==> flow/design.v <==
module stack(
    input clk, push, pop,
    input [15:0] data_in,
    output reg [15:0] data_out
);
    reg [15:0] data [0:15];
    reg [3:0] stack_pointer;
    initial begin
        stack_pointer = 0;
    end
    always @(posedge clk) begin
        if (push && stack_pointer < 16) begin
            data[stack_pointer] <= data_in;
            stack_pointer <= stack_pointer + 1;
        end
        if (pop && stack_pointer > 0) begin
            stack_pointer <= stack_pointer - 1;
            data_out <= data[stack_pointer - 1];
        end
    end
endmodule
Tool chain data of stack
What the tools print for stack, step after step.
Lines are those of the file above, counted from 1.
Cell names lack the library's common part.
Not given: -
- top: stack
- clock input: clk
- library: sky130hd
- timing corner: tt_025C_1v80

Word level
Yosys after proc, flatten, opt, wreduce and memory -nomap, before mapping. Memory bits, and registers merged into a memory's read port (data or address), are not among the register bits. Print and check cells are not counted. Equal cells are merged and count once.
Yosys's memory passes give these memory sizes; they may raise the number of words (mostly to a power of two), join words into wider ones and drop unused or constant bits.
- memories kept: 1
- output and inout port bits at 16
- word-level cells: 14
- bits of input ports: 19
- noted register bits: 4
- word width x clocked read ports: 16
- bits in writable memories at 256
- multiplexer cells: 5
- noted $add $sub $neg: 2
- order comparisons at 2
- reductions and logical operators at 3
- memories (memory ; depth ; bits a word ; read ports ; wr ports ; line ; RTL):
    data ; 16 ; 16 ; 1 ; 1 ; 6 ; reg [15:0] data [0:15];
- operators by type and width (kind ; number):
    two-way mux 16 bit ; 1
    two-way mux 4 bit ; 3
    < comparator 4 x 5 -> 1 bit (second input constant) ; 1
    adder 4 x 1 -> 4 bit (second input constant) ; 1
    subtractor 4 x 1 -> 4 bit (second input constant) ; 1
    greater-than comparator 4 x 1 -> 1 bit (second input constant) ; 1
    logical AND 1 bit ; 2
    nonzero test 2 bit ; 1
    two-way mux 1 bit ; 1

Depth
Yosys ltp: most cells in a row. Word level: on the elaborated netlist, between registers, memories and ports. Mapped: between sequential cells and ports; inverters and the memories' decode and read muxes count.
- noted depth after elaboration: 4
- ABC_AREA: 0
- gate-level depth with buffers at 11
- mapped depth without buffers at 6

Netlist
Source: synth_stat.txt of the flow (Yosys; design flattened, memories mapped). It holds for the ABC_AREA given above (unset counts as 0); a run with the other value may have another netlist.
Totals and module areas in this step are rounded.
- synthesis area: 10600 um^2
- sequential area: 8290 um^2
- cell count at 472
- noted mapped flip-flops: 276
- cell types (cell ; number ; area in all (um^2)):
    edfxtp_1 ; 276 ; 8.29E+03
    mux4_2 ; 64 ; 1.44E+03
    mux2i_1 ; 17 ; 170.163
    a211oi_1 ; 16 ; 120.115
    nor2b_1 ; 16 ; 100.096
    a21oi_1 ; 17 ; 85.082
    ha_1 ; 5 ; 62.56
    buf_4 ; 8 ; 60.058
    nor2_1 ; 13 ; 48.797
    buf_2 ; 8 ; 40.038
    clkbuf_1 ; 8 ; 30.029
    xnor2_1 ; 3 ; 26.275
    nor3_1 ; 4 ; 20.019
    nand2_1 ; 5 ; 18.768
    xor2_2 ; 1 ; 16.266
    nand2b_1 ; 2 ; 12.512
    a21boi_2 ; 1 ; 11.261
    inv_1 ; 3 ; 11.261
Not listed: further types 5, cells in them 5.

Timing after synthesis
Path of least setup slack by OpenSTA after synthesis, without wires, with an ideal clock, recovery checks aside; 20% of the period is set as input and as output delay. Where synthesis merged equal registers, the netlist keeps one of their names.
- kind: register to register
- start point: register stack_pointer[0]
- end point: memory data[0][0]
- launch time at the first pin at 0.000 ns
- noted clock period: 3.57 ns
- noted arrival time: 2.427 ns
- stages at 8
- path delay: 2.836 ns
- noted setup time: 0.409 ns
- path slack: 0.734 ns
- synthesis period reached at 2.836 ns
"path delay" = arrival - input delay + setup time.
"stages": output pins that drive a net of the path, with the launching flip-flop's if there is one; two outputs of one cell count as two.
"synthesis period reached" is the clock period less the worst setup slack; recovery checks do not enter. This is arithmetic on one report: input and output delays are still those of the set period (20% each).
Between the ends stands the longest chain of elaborated cells between them, by number of cells; it is not shown to be the way that was timed. Of several equally long chains one is given.
A line is the first line of the expression or statement that the cell stems from. Yosys adds cells for indexed reads and writes and turns some case tables into memories.
Only ways into the end's enable, where the timed path ends, are counted here.
- path through: edfxtp_1 clkbuf_2 buf_4 buf_4 inv_1 ha_1 nand2_1 nor3_1
- noted cells in the longest elaborated chain: 3
- ends and longest elaborated chain, after synthesis (item ; line ; RTL):
    start: declaration ; 7 ; reg [3:0] stack_pointer;
    start: assignment ; 14 ; stack_pointer <= stack_pointer + 1;
    start: assignment ; 17 ; stack_pointer <= stack_pointer - 1;
    < comparator 4 x 5 -> 1 bit ; 12 ; if (push && stack_pointer < 16) begin
    logical AND 1 bit ; 12 ;
    two-way mux 4 bit ; 12 ;
    end: declaration ; 6 ; reg [15:0] data [0:15];

Timing after layout
From the final timing report of flow run 1: the path of least setup slack in the routed layout; clock arrival at registers is part of the times.
- kind: register to register
- start point: register stack_pointer[1]
- end point: register data_out[4]
- noted arrival time: 2.73 ns
- launch time at the first pin at 0.53 ns
- noted setup time: 0.30 ns
- path slack: 0.42 ns
- noted clock period: 2.94 ns
- stages at 8
Between the ends stands the longest chain of elaborated cells between them, by number of cells; it is not shown to be the way that was timed. Of several equally long chains one is given.
- path through: edfxtp_1 inv_1 ha_1 xor2_4 buf_12 mux4_2 mux2i_1 a21oi_1
- noted cells in the longest elaborated chain: 2
- ends and longest elaborated chain, after layout (item ; line ; RTL):
    start: declaration ; 7 ; reg [3:0] stack_pointer;
    start: assignment ; 14 ; stack_pointer <= stack_pointer + 1;
    start: assignment ; 17 ; stack_pointer <= stack_pointer - 1;
    greater-than comparator 4 x 1 -> 1 bit ; 16 ; if (pop && stack_pointer > 0) begin
    logical AND 1 bit ; 16 ;
    end: declaration ; 4 ; output reg [15:0] data_out

Flow measurements of stack on sky130hd: 2 stored runs with different settings, listed in no order. Input and output delays are each 20% of the period that was set; the output load is 0.01 pF.
By "clock period reached" is meant the clock period of the run minus its worst setup slack. This is arithmetic on one report: input and output delays are still those of the set period (20% each).
"critical path time" = time allowed to the worst setup path (clock period - input delay - output delay, where it has them) - its slack; a late launch clock adds to it, a late capture clock takes from it.
"overall power": no workload was simulated; the value follows from the tool's default switching activity.
Results are given in rounded form.

Flow run 1

==> flow/run.sh <==
#!/bin/bash
# the make line also repeats the synthesis and layout settings of config.mk as NAME=value (left out here)
make -C /OpenROAD-flow-scripts/flow DESIGN_CONFIG=/design/flow/config.mk WORK_HOME=/design/flow/orfs CLKGATE_MAP_FILE= finish
==> flow/config.mk <==
export PLATFORM = sky130hd
export DESIGN_NAME = stack
export DESIGN_NICKNAME = stack
export VERILOG_FILES = /design/flow/design.v
export SDC_FILE = /design/flow/constraint.sdc
export NUM_CORES = 4
export LEC_CHECK = 0
export CAP_MARGIN = 20
export CORE_MARGIN = 2
export CORE_UTILIZATION = 40
export SETUP_SLACK_MARGIN = -0.09
export SLEW_MARGIN = 20
==> flow/constraint.sdc <==
create_clock -name core_clock -period 2.94 [get_ports {clk}]
set_input_delay 0.5880 -clock core_clock [delete_from_list [all_inputs] [get_ports {clk}]]
set_output_delay 0.5880 -clock core_clock [all_outputs]
set_load 0.01 [all_outputs]

Measured in flow run 1:
- noted the standard-cell area after routing: 12,400 um^2
- total die area: 27,800 um^2
- utilization of the finished layout at 47.6 %
- noted the overall power: 0.0117 W
- noted the worst setup slack after layout: 0.418 ns
- worst hold slack in the final report at 0.826 ns
- total negative setup slack at 0.000 ns
- critical path time at 2.52 ns
- worst path kind: register to register
- noted the area of the synthesized netlist: 10,600 um^2
- clock period reached: 2.522 ns

Flow run 2

==> flow/run.sh <==
#!/bin/bash
# the make line also repeats the synthesis and layout settings of config.mk as NAME=value (left out here)
make -C /OpenROAD-flow-scripts/flow DESIGN_CONFIG=/design/flow/config.mk WORK_HOME=/design/flow/orfs CLKGATE_MAP_FILE= finish
==> flow/config.mk <==
export PLATFORM = sky130hd
export DESIGN_NAME = stack
export DESIGN_NICKNAME = stack
export VERILOG_FILES = /design/flow/design.v
export SDC_FILE = /design/flow/constraint.sdc
export NUM_CORES = 4
export LEC_CHECK = 0
export ABC_AREA = 1
export CAP_MARGIN = 20
export CELL_PAD_IN_SITES_DETAIL_PLACEMENT = 0
export CELL_PAD_IN_SITES_GLOBAL_PLACEMENT = 2
export CORE_MARGIN = 2
export CORE_UTILIZATION = 44
export CTS_CLUSTER_DIAMETER = 187
export CTS_CLUSTER_SIZE = 87
export MAX_ROUTING_LAYER = met4
export SLEW_MARGIN = 20
==> flow/constraint.sdc <==
create_clock -name core_clock -period 1.75 [get_ports {clk}]
set_input_delay 0.3500 -clock core_clock [delete_from_list [all_inputs] [get_ports {clk}]]
set_output_delay 0.3500 -clock core_clock [all_outputs]
set_load 0.01 [all_outputs]

Measured in flow run 2:
- noted the standard-cell area after routing: 13,900 um^2
- total die area: 28,400 um^2
- utilization of the finished layout at 51.8 %
- noted the overall power: 0.02 W
- noted the worst setup slack after layout: 0.040 ns
- worst hold slack in the final report at 0.494 ns
- total negative setup slack at 0.000 ns
- critical path time at 1.71 ns
- worst path kind: register to register
- noted the area of the synthesized netlist: 11,900 um^2
- clock period reached: 1.710 ns
